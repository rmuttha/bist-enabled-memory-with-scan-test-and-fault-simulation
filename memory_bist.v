==> flow/design.v <==
module memory_bist (
    input wire clk,               
    input wire reset,             
    input wire bist_en,           
    output wire bist_done,        
    output wire bist_pass,        
    output reg [7:0] mem_out      
);
    reg [7:0] memory_array [255:0];  
    reg [7:0] address;
    reg [7:0] data_in;
    reg we;                         
    reg [7:0] bist_pattern [7:0];   
    reg [2:0] pattern_index;        
    reg bist_fail;
    initial begin
        bist_pattern[0] = 8'hAA;
        bist_pattern[1] = 8'h55;
        bist_pattern[2] = 8'hFF;
        bist_pattern[3] = 8'h00;
        bist_pattern[4] = 8'h33;
        bist_pattern[5] = 8'hCC;
        bist_pattern[6] = 8'h0F;
        bist_pattern[7] = 8'hF0;
    end
    always @(posedge clk) begin
        if (we)
            memory_array[address] <= data_in;
        mem_out <= memory_array[address];
    end
    always @(posedge clk or posedge reset) begin
        if (reset) begin
            pattern_index <= 0;
            address <= 0;
            we <= 0;
            bist_fail <= 0;
        end else if (bist_en) begin
            if (pattern_index < 8) begin
                we <= 1;
                data_in <= bist_pattern[pattern_index];
                address <= pattern_index;
                pattern_index <= pattern_index + 1;
            end else begin
                we <= 0;
                if (mem_out != bist_pattern[address]) begin
                    bist_fail <= 1;
                end
                address <= address + 1;
                if (address == 7)
                    pattern_index <= 0;
            end
        end
    end
    assign bist_done = (pattern_index == 0) && (address == 7);
    assign bist_pass = ~bist_fail;
endmodule
Tool chain data of memory_bist

The steps from the RTL of memory_bist to its reports follow in flow order.
Lines are those of the file above, counted from 1.
Operators: Yosys type, input widths -> output width; for muxes data width and select width s.
Cell names lack the library's common part.
The mark n/a stands for no value.

Top: memory_bist
Clock input: clk
Cell library: sky130hd
Timing corner: tt_025C_1v80

Elaborated design

Yosys after proc, flatten, opt, wreduce and memory -nomap, before mapping. Memory bits, and registers merged into a memory's read port (data or address), are not among the register bits. Print and check cells are not counted. Equal cells are merged and count once.
Yosys's memory passes give these memory sizes; they may raise the number of words (mostly to a power of two), join words into wider ones and drop unused or constant bits.

Add/sub/neg operators: 2
Multiply operators: 0
Divide/modulo/power cells: 0
Order comparisons: 1
Equality and inequality tests: 2
Shift-type cells: 0
Muxes and demuxes: 7
Bitwise logic cells: 3
Reduce/logical cells: 6

Operator list:

| cell                | number |
| $mux 8              | 3 |
| $add 8x1->8 const B | 1 |
| $eq 8x3->1 const B  | 1 |
| $ne 8x8->1          | 1 |
| $reduce_and 3->1    | 2 |
| $mux 3              | 2 |
| $lt 3x4->1 const B  | 1 |
| $not 1->1           | 3 |
| $add 3x1->3 const B | 1 |
| $logic_not 3->1     | 1 |
| $reduce_and 2->1    | 1 |
| $reduce_bool 2->1   | 1 |
| $mux 1              | 2 |
| $logic_and 1x1->1   | 1 |

Flip-flop bits (word level): 13
Bits in latches: 0
Memory bits (writable): 2048
ROM bits: 64
Word width x clocked read ports: 16
Memories: 2
Input bits: 3
Word-level cells: 27

Memory list:

| name         | depth | bits a word | rd ports | wr ports | line | text |
| memory_array | 256   | 8           | 1        | 1        | 9    | `reg [7:0] memory_array [255:0];` |
| bist_pattern | 8     | 8           | 2        | 0        | 13   | `reg [7:0] bist_pattern [7:0];` |

Logic depth

Depth = most cells in a row (Yosys ltp): at word level without a register or memory, in the mapped netlist without a sequential cell, where the memories' decode and read muxes count.

Depth after elaboration: 3
ABC_AREA: 0
Mapped depth: 5
Gate-level depth less buffers: 4

After synthesis

The flow's flattened synthesis, as Yosys stat reports it; memories are mapped. The netlist is that of the ABC_AREA named above (0 if unset); the other value can give another one.
Totals and module areas in this step are rounded.

Cells in the netlist: 204
Synthesis area: 3317 um^2
Sequential area: 2497 um^2
Mapped flip-flops: 87

Cells by type:

| cell     | number | total area (um^2) |
| edfxtp_1 | 72     | 2.16E+03 |
| dfrtp_1  | 7      | 175.168 |
| dfxtp_1  | 8      | 160.154 |
| mux2_2   | 14     | 157.651 |
| mux2_1   | 7      | 78.826 |
| o22ai_1  | 12     | 75.072 |
| a211oi_1 | 7      | 52.55 |
| nand2_1  | 9      | 33.782 |
| nand2b_1 | 5      | 31.28 |
| buf_4    | 4      | 30.029 |
| nor2_1   | 8      | 30.029 |
| o21ai_0  | 6      | 30.029 |
| ha_1     | 2      | 25.024 |
| clkbuf_1 | 6      | 22.522 |
| inv_1    | 6      | 22.522 |
| nor3b_1  | 3      | 22.522 |
| mux2i_1  | 2      | 20.019 |
| nor3_1   | 4      | 20.019 |

Not listed: further types 15, cells in them 22.

Worst setup path after synthesis

Source: OpenSTA report_checks on the synthesized netlist (no wires, ideal clock, input and output delay 20% of the period each), path of least setup slack; recovery checks are left aside. Register names are those of the netlist, which keeps one name where synthesis merged equal registers.

Path type: register to register
Start point: reg address[1]
End point: mem memory_array[2][0]
Clock period: 2.08 ns
Library setup time: 0.370 ns
Launch time at the first pin: 0.000 ns
Data arrival time: 1.248 ns
Required time: 1.710 ns
Path slack: 0.462 ns
Path delay: 1.618 ns
Driving pins on the path: 5
Buffers on the path: 2
Period reached after synthesis: 1.618 ns

"path delay" = arrival - input delay + setup time.
"driving pins on the path": output pins that drive a net of the path, with the launching flip-flop's if there is one; two outputs of one cell count as two.
"period reached after synthesis" is the clock period less the worst setup slack; recovery checks do not enter. This is arithmetic on one report: input and output delays are still those of the set period (20% each).
Between the ends stands the longest chain of elaborated cells between them, by number of cells; it is not shown to be the way that was timed. Of several equally long chains one is given.
Each line given opens the expression or statement behind the cell; cells for indexed reads and writes are added by Yosys, which also makes memories of some case tables.
A register here has more assigning lines than the two given.

Cell sequence: dfrtp_1 -> buf_4 -> buf_2 -> nand2_1 -> nor2_1
Cells in the longest elaborated chain: 1

Ends and longest elaborated chain, post-synthesis:

| item               | line | text |
| start: declaration | 10   | `reg [7:0] address;` |
| start: assignment  | 41   | `address <= pattern_index;` |
| start: assignment  | 48   | `address <= address + 1;` |
| $mux 8             | 27   | `if (we)` |
| end: declaration   | 9    | `reg [7:0] memory_array [255:0];` |

Timing after layout

Path of least setup slack in the final report of run A (OpenROAD, finished layout, wires in). Where an end is a register, its clock arrival counts in the times.

Path type: register to output
Start point: reg pattern_index[0]
End point: out bist_done
Clock period: 1.55 ns
Output delay: 0.31 ns
Launch time at the first pin: 0.35 ns
Data arrival time: 1.33 ns
Required time: 1.24 ns
Path slack: -0.09 ns
Driving pins on the path: 5
Buffers on the path: 1

Between the ends stands the longest chain of elaborated cells between them, by number of cells; it is not shown to be the way that was timed. Of several equally long chains one is given.
A register here has more assigning lines than the two given.

Cell sequence: dfrtp_1 -> inv_2 -> ha_4 -> nor3b_2 -> buf_2
Cells in the longest elaborated chain: 2

Ends and longest elaborated chain, after layout:

| item               | line | text |
| start: declaration | 14   | `reg [2:0] pattern_index;` |
| start: assignment  | 33   | `pattern_index <= 0;` |
| start: assignment  | 42   | `pattern_index <= pattern_index + 1;` |
| $logic_not 3->1    | 54   | `assign bist_done = (pattern_index == 0) && (address == 7);` |
| $logic_and 1x1->1  | 54   |  |
| end: declaration   | 5    | `output wire bist_done,` |

Memo
Re: implementation data of memory_bist

Top module memory_bist; platform sky130hd; tools Yosys and OpenROAD; 2 stored runs in no particular order. Input and output delays are each 20% of the period that was set; the output load is 0.01 pF.
"clock period achieved": clock period set for the run, less the worst setup slack. It is reckoned from that one timing run; input and output delays stay at 20% of the period that was set.
"worst path time": the worst setup path's part of the clock period (all of it between registers, 20% less for each end at a port) less its slack. A launch clock that arrives late makes it longer, a capture clock that arrives late makes it shorter.
"overall power": no workload was simulated; the value follows from the tool's default switching activity.
Measured values are rounded.
Among the settings, - means not set for that run.

| item                                   | run A              | run B              |
| period_ns                              | 1.55               | 2.35               |
| CORE_UTILIZATION                       | 72                 | 47                 |
| SETUP_SLACK_MARGIN                     | 0.06               | 0.27               |
| TNS_END_PERCENT                        | 10                 | -                  |
| GPL_TIMING_DRIVEN                      | 1                  | -                  |
| GPL_ROUTABILITY_DRIVEN                 | 1                  | 1                  |
| CAP_MARGIN                             | 20                 | 5                  |
| CORE_MARGIN                            | 2                  | 2                  |
| SLEW_MARGIN                            | 20                 | 20                 |
| PLACE_DENSITY                          | -                  | 0.67               |
| CORE_ASPECT_RATIO                      | -                  | 1.54               |
| MIN_ROUTING_LAYER                      | -                  | met1               |
| MAX_ROUTING_LAYER                      | -                  | met4               |
| synthesized cell area (um^2)           | 3317               | 3317               |
| total negative setup slack (ns)        | -0.086             | 0.000              |
| die outline area (um^2)                | 5166               | 7761               |
| worst path time (ns)                   | 1.33               | 1.53               |
| type of the worst setup path           | register to output | register to output |
| overall power (W)                      | 0.008265           | 0.005022           |
| utilization after routing (%)          | 91.0               | 54.4               |
| standard-cell area after layout (um^2) | 3988               | 3777               |
| worst setup slack after layout (ns)    | -0.086             | 0.351              |
| clock period achieved (ns)             | 1.636              | 1.999              |
